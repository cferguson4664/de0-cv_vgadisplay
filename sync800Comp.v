==> flow/design.v <==
module DFlipFlopAResetComp(D,CLK,Q,reset);
input D,CLK,reset;
output Q;
reg Q;
always@(negedge CLK, posedge reset)
	begin 
		if(reset == 1) Q = 0;
		else Q = D;
	end
endmodule
module JKFlipFlopAResetComp(J,K,CLK,Q,reset);
	input J,K,CLK,reset;
	output Q;
	wire CL;
	assign CL = (~Q & J) | (Q & ~K);
	DFlipFlopAResetComp ff0 (CL,CLK,Q,reset);
endmodule
module sync800Comp(CLK,Cout);
	input CLK;
	output[9:0] Cout;
	wire[9:0] C;
	wire[9:0] jkInput;
	wire reset;
	assign jkInput[0] = 1;
	assign jkInput[1] = C[0];
	assign jkInput[2] = C[1]&C[0];
	assign jkInput[3] = C[2]&C[1]&C[0];
	assign jkInput[4] = C[3]&C[2]&C[1]&C[0];
	assign jkInput[5] = C[4]&C[3]&C[2]&C[1]&C[0];
	assign jkInput[6] = C[5]&C[4]&C[3]&C[2]&C[1]&C[0];
	assign jkInput[7] = C[6]&C[5]&C[4]&C[3]&C[2]&C[1]&C[0];
	assign jkInput[8] = C[7]&C[6]&C[5]&C[4]&C[3]&C[2]&C[1]&C[0];
	assign jkInput[9] = C[8]&C[7]&C[6]&C[5]&C[4]&C[3]&C[2]&C[1]&C[0];
	assign reset = (C==800) ? 1'b1 : 1'b0;
	assign Cout = C;
	JKFlipFlopAResetComp FF0 (jkInput[0],jkInput[0],CLK,C[0],reset);
	JKFlipFlopAResetComp FF1 (jkInput[1],jkInput[1],CLK,C[1],reset);
	JKFlipFlopAResetComp FF2 (jkInput[2],jkInput[2],CLK,C[2],reset);
	JKFlipFlopAResetComp FF3 (jkInput[3],jkInput[3],CLK,C[3],reset);
	JKFlipFlopAResetComp FF4 (jkInput[4],jkInput[4],CLK,C[4],reset);
	JKFlipFlopAResetComp FF5 (jkInput[5],jkInput[5],CLK,C[5],reset);
	JKFlipFlopAResetComp FF6 (jkInput[6],jkInput[6],CLK,C[6],reset);
	JKFlipFlopAResetComp FF7 (jkInput[7],jkInput[7],CLK,C[7],reset);
	JKFlipFlopAResetComp FF8 (jkInput[8],jkInput[8],CLK,C[8],reset);
	JKFlipFlopAResetComp FF9 (jkInput[9],jkInput[9],CLK,C[9],reset);
endmodule
* From RTL to reports: sync800Comp *
The steps from the RTL of sync800Comp to its reports follow in flow order.
Line numbers count from 1 in the design file above.
Operators: Yosys type, input widths -> output width; for muxes data width and select width s.
Cell names lack the library's common part.
The mark n/a stands for no value.

inputs
  top module = sync800Comp
  clock = CLK
  library = sky130hd
  timing corner = tt_025C_1v80

* Elaborated design *
Source: Yosys, flattened and elaborated, memories not mapped. Widths are those after wreduce; folded enables and synchronous resets count as part of the registers. Registers that Yosys merges into a memory's read port (data or address) are not register bits. Print and check cells do not count. Equal cells are merged and count once.

bit counts
  register bits = 10
  bits of input ports = 1
  output and inout bits = 10
  word-level cells = 93

cells by class
  eq/ne operators = 1
  multiplexer cells = 1
  bitwise operators = 81

operators by type and width
  kind                  count
  $and 1x1->1           54
  $not 1->1             18
  $eq 10x10->1 const B  1
  $or 1x1->1            9
  $mux 1                1

* Logic depth *
Depth = most cells in a row (Yosys ltp): at word level without a register or memory, in the mapped netlist without a sequential cell, where the memories' decode and read muxes count.

depth
  depth after elaboration = 11
  ABC_AREA = 0
  mapped depth = 5
  depth with buffers taken out = 5

* Synthesis result *
Yosys stat after the flow's synthesis: flattened, memories mapped to cells. It holds for the ABC_AREA given above (unset counts as 0); a run with the other value may have another netlist.

synthesis totals
  standard cells after synthesis = 47
  mapped area = 535.5 sq um
  sequential area = 250.2 sq um
  flip-flops = 10
  buffers = 10

cells by type
  type      count
  dfrtn_1   10
  buf_4     10
  xnor2_1   5
  xor2_1    3
  ha_1      2
  nand4_4   1
  nor3_2    2
  nand3_1   3
  inv_1     3
  nand3_2   1
  and4_1    1
  nand4b_1  1
  nand2_1   2
  nor2_1    2
  nor3_1    1

By module: a second synthesis without flattening, with its own total; a netlist apart from the flattened one above.

second synthesis, totals
  cell total of the unflattened synthesis = 58
  area total of the unflattened synthesis = 524.3 sq um

Rows give one instance, submodules left out.

modules
  module                times used  cells  area (sq um)  seq. area (sq um)
  DFlipFlopAResetComp   10          2      28.8          25.0
  JKFlipFlopAResetComp  10          2      13.8          0.0
  sync800Comp           1           18     98.8          0.0

Design sync800Comp on sky130hd. What follows are 2 stored runs of the flow, each under its own settings; their order means nothing. The constraints put input and output delay at 20% of the set period each and load the outputs with 0.01 pF.

settings of flow run A
{
  "period_ns": 2.17,
  "CORE_UTILIZATION": 52,
  "SETUP_SLACK_MARGIN": 0.27,
  "PLACE_DENSITY_LB_ADDON": 0.21,
  "CORE_ASPECT_RATIO": 1.45,
  "CORE_MARGIN": 3,
  "TNS_END_PERCENT": 10,
  "ABC_AREA": 0,
  "GPL_TIMING_DRIVEN": 0,
  "CTS_CLUSTER_SIZE": 47,
  "CTS_CLUSTER_DIAMETER": 311,
  "CAP_MARGIN": 10,
  "SLEW_MARGIN": 25
}
report of flow run A: did not finish, floorplan, PDN-0185

settings of flow run B
{
  "period_ns": 1.99,
  "CORE_UTILIZATION": 65,
  "SETUP_SLACK_MARGIN": 0.31,
  "CORE_MARGIN": 3,
  "ABC_AREA": 0,
  "GPL_ROUTABILITY_DRIVEN": 0,
  "CTS_CLUSTER_DIAMETER": 256,
  "CAP_MARGIN": 0,
  "MIN_ROUTING_LAYER": "met2",
  "SLEW_MARGIN": 20
}
report of flow run B: did not finish, floorplan, PDN-0185
